==> flow/design.v <==
module memory (R_data, W_data, W_addr, R_addr, W_en, R_en, clock);
    parameter width = 32;
    parameter addr_width = 2;
    parameter number = 2**addr_width;
    output [width-1:0] R_data;
    input [width-1:0] W_data;
    input [addr_width-1:0] W_addr, R_addr;
    input W_en, R_en, clock;
    reg [width-1:0] R_data;
    reg [width-1:0] memory [number-1:0];
    always @(posedge clock) begin
        R_data = 'bz;
        if (W_en) memory[W_addr] = W_data;
        else if (R_en) R_data = memory[R_addr];  
    end
endmodule
; Step by step through the tools: memory
; Tool output for the design above, in the order of the flow.
; Lines are those of the file above, counted from 1.
; Not given: --
[setup]
design = memory
clk_port = clock
library = sky130hd
pvt_corner = tt_025C_1v80

; Word level
; Source: Yosys, flattened and elaborated. Widths are those after wreduce. Registers that Yosys merges into a memory's read port (data or address) are not register bits. Print and check cells do not count. Equal cells are merged and count once.
[bits]
ff_bits = 160
latchBits = 0
mem_bits_rw = 0
romBits = 0
clocked_rd_ports_x_width = 0
memories = 0
[op_classes]
addsub = 0
multipliers = 0
n_div = 0
n_cmp = 0
equal = 6
shift = 0
mux = 7
logic = 4
n_reduce_logical = 10
[op_table]
columns = op, count
row1 = 32-bit two-way mux, 6
row2 = 32-bit case mux with 4-bit select, 1
row3 = 3-bit OR reduction, 4
row4 = 2-bit equality test with constant B, 4
row5 = 2-bit AND reduction, 4
row6 = 1-bit inverter, 4
row7 = 2-bit by 1-bit equality test with 1-bit output with constant B, 2
row8 = 2-bit zero test, 2

; Depth
; Depth = most cells in a row (Yosys ltp): at word level without a register or memory, in the mapped netlist without a sequential cell, where the memories' decode and read muxes count.
[depth]
depth_word = 4
abc_area = 0
mapped_depth = 3
depth_no_buf = 1

; Netlist
; Yosys stat after the flow's synthesis: flattened, memories mapped to cells. It holds for the ABC_AREA given above (unset counts as 0); a run with the other value may have another netlist.
[mapped]
cell_count = 203
area_um2 = 5330.1
seq_area_um2 = 4484.3
flip_flops = 160
buf_cells = 7
[types]
columns = cell_type, count
row1 = sky130_fd_sc_hd__edfxtp_1, 128
row2 = sky130_fd_sc_hd__mux4_2, 30
row3 = sky130_fd_sc_hd__dfxtp_1, 32
row4 = sky130_fd_sc_hd__buf_12, 3
row5 = sky130_fd_sc_hd__mux4_1, 2
row6 = sky130_fd_sc_hd__and3b_1, 2
row7 = sky130_fd_sc_hd__buf_2, 3
row8 = sky130_fd_sc_hd__buf_6, 1
row9 = sky130_fd_sc_hd__nor3b_1, 1
row10 = sky130_fd_sc_hd__and3_1, 1

; Worst setup path after synthesis
; OpenSTA on the mapped netlist: ideal clock, no wires. The path of least setup slack (recovery checks aside). Input and output delay are each 20% of the period. Register names are those of the netlist, which keeps one name where synthesis merged equal registers.
[synth_path]
kind = input to register
from = input W_addr[1]
to = register memory[0][0]
tclk_ns = 3.49
in_delay_ns = 0.698
arrival_ns = 3.101
path_slack_ns = -0.079
path_delay_ns = 2.871
path_stages = 1
n_path_buf = 0
synth_period_reached_ns = 3.569
; "path_delay_ns" is the arrival time less input delay plus setup time.
; "path_stages": output pins that drive a net of the path, with the launching flip-flop's if there is one; two outputs of one cell count as two.
; "synth_period_reached_ns" is the clock period less the worst setup slack; recovery checks do not enter. This is arithmetic on one report: input and output delays are still those of the set period (20% each).
; The rows between start and end are the longest chain of elaborated cells between them; the timing report does not say that the signal goes this way. Where chains are equally long, one stands for them.
; Each line given opens the expression or statement behind the cell; cells for indexed reads and writes are added by Yosys, which also makes memories of some case tables.
; The path ends at the enable pin of a flip-flop; only ways to that pin are counted.
[synth_via]
path_cell_list = sky130_fd_sc_hd__nor3b_1
elab_chain_len = 4
[synth_rtl]
columns = element, line_no
row1 = "start, declared", 7  ; input [addr_width-1:0] W_addr, R_addr;
row2 = 2-bit equality test, 13  ; if (W_en) memory[W_addr] = W_data;
row3 = 3-bit OR reduction, --
row4 = 1-bit inverter, --
row5 = 2-bit AND reduction, --
row6 = "end, assigned", 13
row7 = "end, declared", 10  ; reg [width-1:0] memory [number-1:0];

; Timing after layout
; Path of least setup slack in the final report of run A (OpenROAD, finished layout, wires in). Where an end is a register, its clock arrival counts in the times.
[layout_path]
kind = register to output
from = register R_data[24]
to = output R_data[24]
tclk_ns = 5.07
arrival_ns = 1.33
path_slack_ns = 2.72
path_stages = 2
n_path_buf = 1
[layout_via]
path_cell_list = sky130_fd_sc_hd__dfxtp_1 -> sky130_fd_sc_hd__clkdlybuf4s50_1
elab_chain_len = 0
[layout_rtl]
columns = element, line_no
row1 = "start, declared", 5  ; output [width-1:0] R_data;
row2 = "start, assigned", 12  ; R_data = 'bz;
row3 = "start, assigned", 14  ; else if (R_en) R_data = memory[R_addr];
row4 = "end, declared", 5

Subject: memory on sky130hd, stored results

Hello all,

memory through Yosys and OpenROAD on sky130hd: 2 stored runs, unordered, with their settings and measured results. The constraints put input and output delay at 20% of the set period each and load the outputs with 0.01 pF.
"period_reached_ns" is the run's clock period less its worst setup slack. It is reckoned from that one timing run; input and output delays stay at 20% of the period that was set.
"worst_setup_path_time_ns" is the time allowed to the run's worst setup path (the clock period less input and output delay, where it has them) less its slack. Clock arrival times count: a late capture clock shortens it, a late launch clock lengthens it.
"power.total_w": no workload was simulated; the value follows from the tool's default switching activity.

# run A
==> flow/run.sh <==
#!/bin/bash
# the make line also repeats the synthesis and layout settings of config.mk as NAME=value (left out here)
make -C /OpenROAD-flow-scripts/flow DESIGN_CONFIG=/design/flow/config.mk WORK_HOME=/design/flow/orfs CLKGATE_MAP_FILE= finish
==> flow/config.mk <==
export PLATFORM = sky130hd
export DESIGN_NAME = memory
export DESIGN_NICKNAME = memory
export VERILOG_FILES = /design/flow/design.v
export SDC_FILE = /design/flow/constraint.sdc
export NUM_CORES = 4
export LEC_CHECK = 0
export CAP_MARGIN = 20
export CORE_ASPECT_RATIO = 1.22
export CORE_MARGIN = 2
export CORE_UTILIZATION = 15
export CTS_CLUSTER_DIAMETER = 99
export GPL_ROUTABILITY_DRIVEN = 0
export GPL_TIMING_DRIVEN = 1
export MAX_ROUTING_LAYER = met4
export PLACE_DENSITY_LB_ADDON = 0.13
export SLEW_MARGIN = 20
export TNS_END_PERCENT = 15
==> flow/constraint.sdc <==
create_clock -name core_clock -period 5.07 [get_ports {clock}]
set_input_delay 1.0140 -clock core_clock [delete_from_list [all_inputs] [get_ports {clock}]]
set_output_delay 1.0140 -clock core_clock [all_outputs]
set_load 0.01 [all_outputs]

==> run A: results <==
die_um2=37065.7
fin_ws_ns=2.725
worst_setup_path_time_ns=1.33
worstPathKind="register to output"
layout_stdcell_area_um2=7176.9
synth_chip_area_um2=5330.1
period_reached_ns=2.345
finish.utilization_pct=20.4
setupTns_ns=0.000
power.total_w=0.003103
hold_ws_ns=0.550

# run B
==> flow/run.sh <==
#!/bin/bash
# the make line also repeats the synthesis and layout settings of config.mk as NAME=value (left out here)
make -C /OpenROAD-flow-scripts/flow DESIGN_CONFIG=/design/flow/config.mk WORK_HOME=/design/flow/orfs CLKGATE_MAP_FILE= finish
==> flow/config.mk <==
export PLATFORM = sky130hd
export DESIGN_NAME = memory
export DESIGN_NICKNAME = memory
export VERILOG_FILES = /design/flow/design.v
export SDC_FILE = /design/flow/constraint.sdc
export NUM_CORES = 4
export LEC_CHECK = 0
export CAP_MARGIN = 20
export CELL_PAD_IN_SITES_DETAIL_PLACEMENT = 0
export CELL_PAD_IN_SITES_GLOBAL_PLACEMENT = 2
export CORE_MARGIN = 2
export CORE_UTILIZATION = 66
export CTS_CLUSTER_SIZE = 58
export MIN_ROUTING_LAYER = met1
export PLACE_DENSITY = 0.54
export SLEW_MARGIN = 20
==> flow/constraint.sdc <==
create_clock -name core_clock -period 6.46 [get_ports {clock}]
set_input_delay 1.2920 -clock core_clock [delete_from_list [all_inputs] [get_ports {clock}]]
set_output_delay 1.2920 -clock core_clock [all_outputs]
set_load 0.01 [all_outputs]

==> run B: results <==
setupTns_ns=0.000
hold_ws_ns=0.542
layout_stdcell_area_um2=6623.9
finish.utilization_pct=85.3
power.total_w=0.002234
die_um2=8810.6
fin_ws_ns=3.757
worst_setup_path_time_ns=1.41
worstPathKind="register to output"
period_reached_ns=2.703
synth_chip_area_um2=5330.1

Thanks
