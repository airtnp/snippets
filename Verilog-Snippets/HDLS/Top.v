==> flow/design.v <==
module Reg_N_bits (Q, Din, clock, load);
  parameter size = 8;
  input clock, load;
  input [size-1:0] Din;
  output [size-1:0] Q;
  reg [size-1:0] Q;
  always @ (posedge clock)
  begin
    if (load) Q <= Din; 
  end
endmodule
module Top(clock, reset, valid, Data_in, RxReg_out);
  parameter size = 8;
  parameter counter_size = 3; 
  parameter comparator_const = 3'd6;
  input clock, reset, valid, Data_in;
  output [size-1:0] RxReg_out;
  wire A_lt_B, w_unused_1, w_unused_2, w_unused_3, counter_clr, CE, RxReg_ld;
  wire [counter_size-1:0] count;
  wire [size-1:0] RS_out;
  controller                    CTRL (clock, reset, valid, A_lt_B, CE, counter_clr, RxReg_ld);
  counter_N_bit #(counter_size) CNT  (clock, counter_clr, CE, count);
  comparator    #(counter_size) CMP  (count, comparator_const, A_lt_B, w_unused_1, w_unused_2);
  shift_reg     #(size)         SR   (RS_out, , Data_in, clock);
  Reg_N_bits    #(size)         REG  (RxReg_out, RS_out, clock, RxReg_ld);
endmodule
module comparator(A, B, A_lt_B, A_eq_B, A_gt_B);
  parameter size = 3;
  input [size-1:0] A, B;
  output A_lt_B, A_eq_B, A_gt_B;
  assign A_lt_B = (A<B);
  assign A_eq_B = (A==B);
  assign A_gt_B = (A>B);
endmodule
module controller (clock, reset, valid, comp_out, count_en, count_clr, RxReg_ld);
  input 	clock, reset, valid, comp_out;
  output	count_en, count_clr, RxReg_ld;
  reg 		count_en, count_clr;
  reg [1:0]	curr_state, next_state;
  parameter Init 	= 2'b00;
  parameter Rec	= 2'b01;
  parameter Done	= 2'b10;
  always @(posedge clock or posedge reset)
    if (reset) 	curr_state <= Init;
    else			curr_state <= next_state;
  always @(curr_state or valid or comp_out)
    case (curr_state)
      Init: if (valid)    next_state <= Rec;
	         else          next_state <= Init;
      Rec:  if (comp_out) next_state <= Rec;
	         else          next_state <= Done;
      Done:               next_state <= Init;
      default:            next_state <= Init;
    endcase
  always @(curr_state) 
  begin  
    count_en  = 0;
    count_clr = 0;
    case (curr_state)
      Init: count_clr = 1;
	   Rec:  count_en  = 1;
    endcase 
  end
  assign RxReg_ld = ((curr_state==Done)&&(comp_out==0)) ? 1 : 0;
endmodule
module counter_N_bit (clock, clear, CE, Q);
  parameter N = 3;
  input 	clock, clear, CE;
  output	[N-1:0] 	Q;
  reg		[N-1:0] 	Q;
  always @  (posedge clock) 
    if (clear == 1'b1) Q <= 0; 
    else if (CE == 1'b1) Q <= Q + 1;
endmodule 
module shift_reg(Q, Dout, Din, clock);
  parameter size = 8;
  input clock, Din;
  output Dout;
  output [size-1:0] Q;
  reg [size-1:0] Q;
  always @ (posedge clock)
  begin
    Q[size-2:0] <= Q[size-1:1];
    Q[size-1]   <= Din;
  end
  assign Dout = Q[0];
endmodule
* Step by step through the tools: Top
What the tools print for Top, step after step.
Lines are those of the file above, counted from 1.
Operators: Yosys type, input widths -> output width; for muxes data width and select width s.
The mark - stands for no value.
- Design top :: Top
- Clock port :: clock
- Library :: sky130hd
- Timing corner :: tt_025C_1v80

* Word-level counts
Source: Yosys, flattened and elaborated, memories not mapped. Widths are those after wreduce; folded enables and synchronous resets count as part of the registers. Registers that Yosys merges into a memory's read port (data or address) are not register bits. Print and check cells do not count. Equal cells are merged and count once.
- Latch bits :: 0
- Output and inout port bits :: 8
- Bits in registers :: 21
- ROM bits :: 0
- Memory cells :: 0
- Bits in writable memories :: 0
- Word width x clocked read ports :: 0
- Cells after elaboration :: 17
- Mux-type cells :: 6
- Bitwise logic cells :: 1
- Shifts and indexed selects :: 0
- Div/mod/pow operators :: 0
- Reduce/logical cells :: 2
- $add $sub $neg :: 1
- Multipliers :: 0
- Eq/ne operators :: 2
- Magnitude comparators :: 1
** Operator list (count)
- $pmux 2 s2 :: 1
- $mux 1 :: 4
- $add 3x1->3 const B :: 1
- $lt 3x3->1 const B :: 1
- $eq 2x1->1 const B :: 1
- $eq 2x2->1 const B :: 1
- $logic_not 2->1 :: 1
- $mux 2 :: 1
- $logic_and 1x1->1 :: 1
- $not 1->1 :: 1

* Longest topological paths
Depth = most cells in a row (Yosys ltp): at word level without a register or memory, in the mapped netlist without a sequential cell, where the memories' decode and read muxes count.
- Depth in word-level cells :: 4
- ABC_AREA :: 0
- Depth in mapped cells :: 3
- Depth with buffers taken out :: 3

* After synthesis
Yosys stat after the flow's synthesis: flattened, memories mapped to cells. It holds for the ABC_AREA given above (unset counts as 0); a run with the other value may have another netlist.
The area totals of this step are shown rounded.
- Area of sequential cells :: 537 sq um
- Synthesis area :: 639 sq um
- Flip-flop cells :: 22
- Standard cells after synthesis :: 37
** Cell types
- sky130_fd_sc_hd__edfxtp_1 :: count 8, total area 240.23 sq um
- sky130_fd_sc_hd__dfxtp_1 :: count 11, total area 220.211 sq um
- sky130_fd_sc_hd__dfrtp_1 :: count 2, total area 50.048 sq um
- sky130_fd_sc_hd__dfstp_2 :: count 1, total area 26.275 sq um
- sky130_fd_sc_hd__ha_1 :: count 1, total area 12.512 sq um
- sky130_fd_sc_hd__a21bo_2 :: count 1, total area 10.01 sq um
- sky130_fd_sc_hd__mux2i_1 :: count 1, total area 10.01 sq um
- sky130_fd_sc_hd__a22o_1 :: count 1, total area 8.758 sq um
- sky130_fd_sc_hd__xnor2_1 :: count 1, total area 8.758 sq um
- sky130_fd_sc_hd__a21o_1 :: count 1, total area 7.507 sq um
- sky130_fd_sc_hd__and3_2 :: count 1, total area 7.507 sq um
- sky130_fd_sc_hd__inv_1 :: count 2, total area 7.507 sq um
- sky130_fd_sc_hd__nand3b_1 :: count 1, total area 7.507 sq um
- sky130_fd_sc_hd__nor2_1 :: count 2, total area 7.507 sq um
- sky130_fd_sc_hd__and3_1 :: count 1, total area 6.256 sq um
- sky130_fd_sc_hd__a21oi_1 :: count 1, total area 5.005 sq um
- sky130_fd_sc_hd__nand2_1 :: count 1, total area 3.754 sq um
By module: a second synthesis without flattening, with its own total; a netlist apart from the flattened one above.
- Cells (unflattened synthesis) :: 50
- Area total of the unflattened synthesis :: 733 sq um
Each row is one instance without its submodules.
** By module
- Reg_N_bits (size=8) :: instances 1, cells 8, area 240 sq um
- shift_reg (size=8) :: instances 1, cells 9, area 168 sq um
- counter_N_bit (N=3) :: instances 1, cells 11, area 121 sq um
- controller :: instances 1, cells 9, area 113 sq um
- comparator (size=3) :: instances 1, cells 11, area 83.8 sq um
- Top :: instances 1, cells 2, area 7.5 sq um

* Timing after synthesis
OpenSTA on the mapped netlist: ideal clock, no wires. The path of least setup slack (recovery checks aside). Input and output delay are each 20% of the period. Register names are those of the netlist, which keeps one name where synthesis merged equal registers.
- Path kind :: flip-flop to flip-flop
- From :: register CNT.Q[1]
- To :: register REG.Q[0]
- Library setup time :: 332 ps
- Delay of the path :: 990 ps
- Stages on the path :: 2
- Clock period :: 915 ps
- Buffers on the path :: 0
- Time at the first pin :: 0 ps
- Setup slack :: -75 ps
- Arrival :: 658 ps
- Required time :: 583 ps
- Period reached after synthesis :: 990 ps
"delay of the path" = arrival - input delay + setup time.
"stages on the path": output pins that drive a net of the path, with the launching flip-flop's if there is one; two outputs of one cell count as two.
"period reached after synthesis" is the clock period less the worst setup slack; recovery checks do not enter. This is arithmetic on one report: input and output delays are still those of the set period (20% each).
Between the ends stands the longest chain of elaborated cells between them, by number of cells; it is not shown to be the way that was timed. Of several equally long chains one is given.
Each line given opens the expression or statement behind the cell; cells for indexed reads and writes are added by Yosys, which also makes memories of some case tables.
- Cell sequence :: sky130_fd_sc_hd__dfxtp_1 sky130_fd_sc_hd__and3_1
- Cells in the longest elaborated chain :: 4
** Ends and longest elaborated chain, post-synthesis
- from (decl) :: RTL line 69 : output [N-1:0] Q;
- from (assign) :: RTL line 72 : if (clear == 1'b1) Q <= 0;
- from (assign) :: RTL line 73 : else if (CE == 1'b1) Q <= Q + 1;
- $lt 3x3->1 :: RTL line 31 : assign A_lt_B = (A<B);
- $not 1->1 :: RTL line 64 : assign RxReg_ld = ((curr_state==Done)&&(comp_out==0)) ? 1 : 0;
- $logic_and 1x1->1 :: RTL line 64
- $mux 1 :: RTL line 64
- to (assign) :: RTL line 9 : if (load) Q <= Din;
- to (decl) :: RTL line 5 : output [size-1:0] Q;

* Path in the finished layout
Path of least setup slack in the final report of stored run 1 (OpenROAD, finished layout, wires in). Where an end is a register, its clock arrival counts in the times.
The path's times are printed in steps of 10 ps; the period is the one set.
- Path kind :: flip-flop to output port
- From :: register REG.Q[6]
- To :: output port RxReg_out[6]
- Buffers on the path :: 1
- Required time :: 950 ps
- External output delay :: 240 ps
- Arrival :: 890 ps
- Clock period :: 1190 ps
- Stages on the path :: 2
- Time at the first pin :: 290 ps
- Setup slack :: 60 ps
- Cell sequence :: sky130_fd_sc_hd__edfxtp_1 sky130_fd_sc_hd__clkdlybuf4s15_1
- Cells in the longest elaborated chain :: 0
** Ends and longest elaborated chain, after layout
- from (decl) :: RTL line 5 : output [size-1:0] Q;
- from (assign) :: RTL line 9 : if (load) Q <= Din;
- to (decl) :: RTL line 17 : output [size-1:0] RxReg_out;

==> results <==
2 stored runs of Top in the flow (synthesis by Yosys, layout by OpenROAD, sky130hd cells), in arbitrary order. Constraints: input delay and output delay 20% of the set period each, output load 0.01 pF.
"achieved clock period" means the clock period less the worst setup slack. The figure is calculated, with input and output delays left at 20% of the set period.
"time of the worst setup path": the worst setup path's part of the clock period (all of it between registers, 20% less for each end at a port) less its slack. A launch clock that arrives late makes it longer, a capture clock that arrives late makes it shorter.
"time of the worst setup path" is known to 10 ps.
The results are shown rounded.

** Stored run 1
- Settings :: period_ns=1.19; CORE_UTILIZATION=20; CAP_MARGIN=20; CORE_MARGIN=2; SLEW_MARGIN=20
- Post-synthesis cell area :: 639 sq um
- Time of the worst setup path :: 890 ps
- Critical path type :: flip-flop to output port
- Standard-cell area after layout :: 816 sq um
- Achieved clock period :: 1129 ps
- Smallest setup slack :: 61 ps
- Full die area :: 3670 sq um

** Stored run 2
- Settings :: period_ns=1.73; CORE_UTILIZATION=17; SETUP_SLACK_MARGIN=-0.14; PLACE_DENSITY=0.36; TNS_END_PERCENT=55; ABC_AREA=0; CTS_CLUSTER_SIZE=14; CAP_MARGIN=20; CORE_MARGIN=2; SLEW_MARGIN=20
- Standard-cell area after layout :: 881 sq um
- Smallest setup slack :: 269 ps
- Time of the worst setup path :: 1110 ps
- Critical path type :: flip-flop to output port
- Full die area :: 4270 sq um
- Post-synthesis cell area :: 639 sq um
- Achieved clock period :: 1461 ps
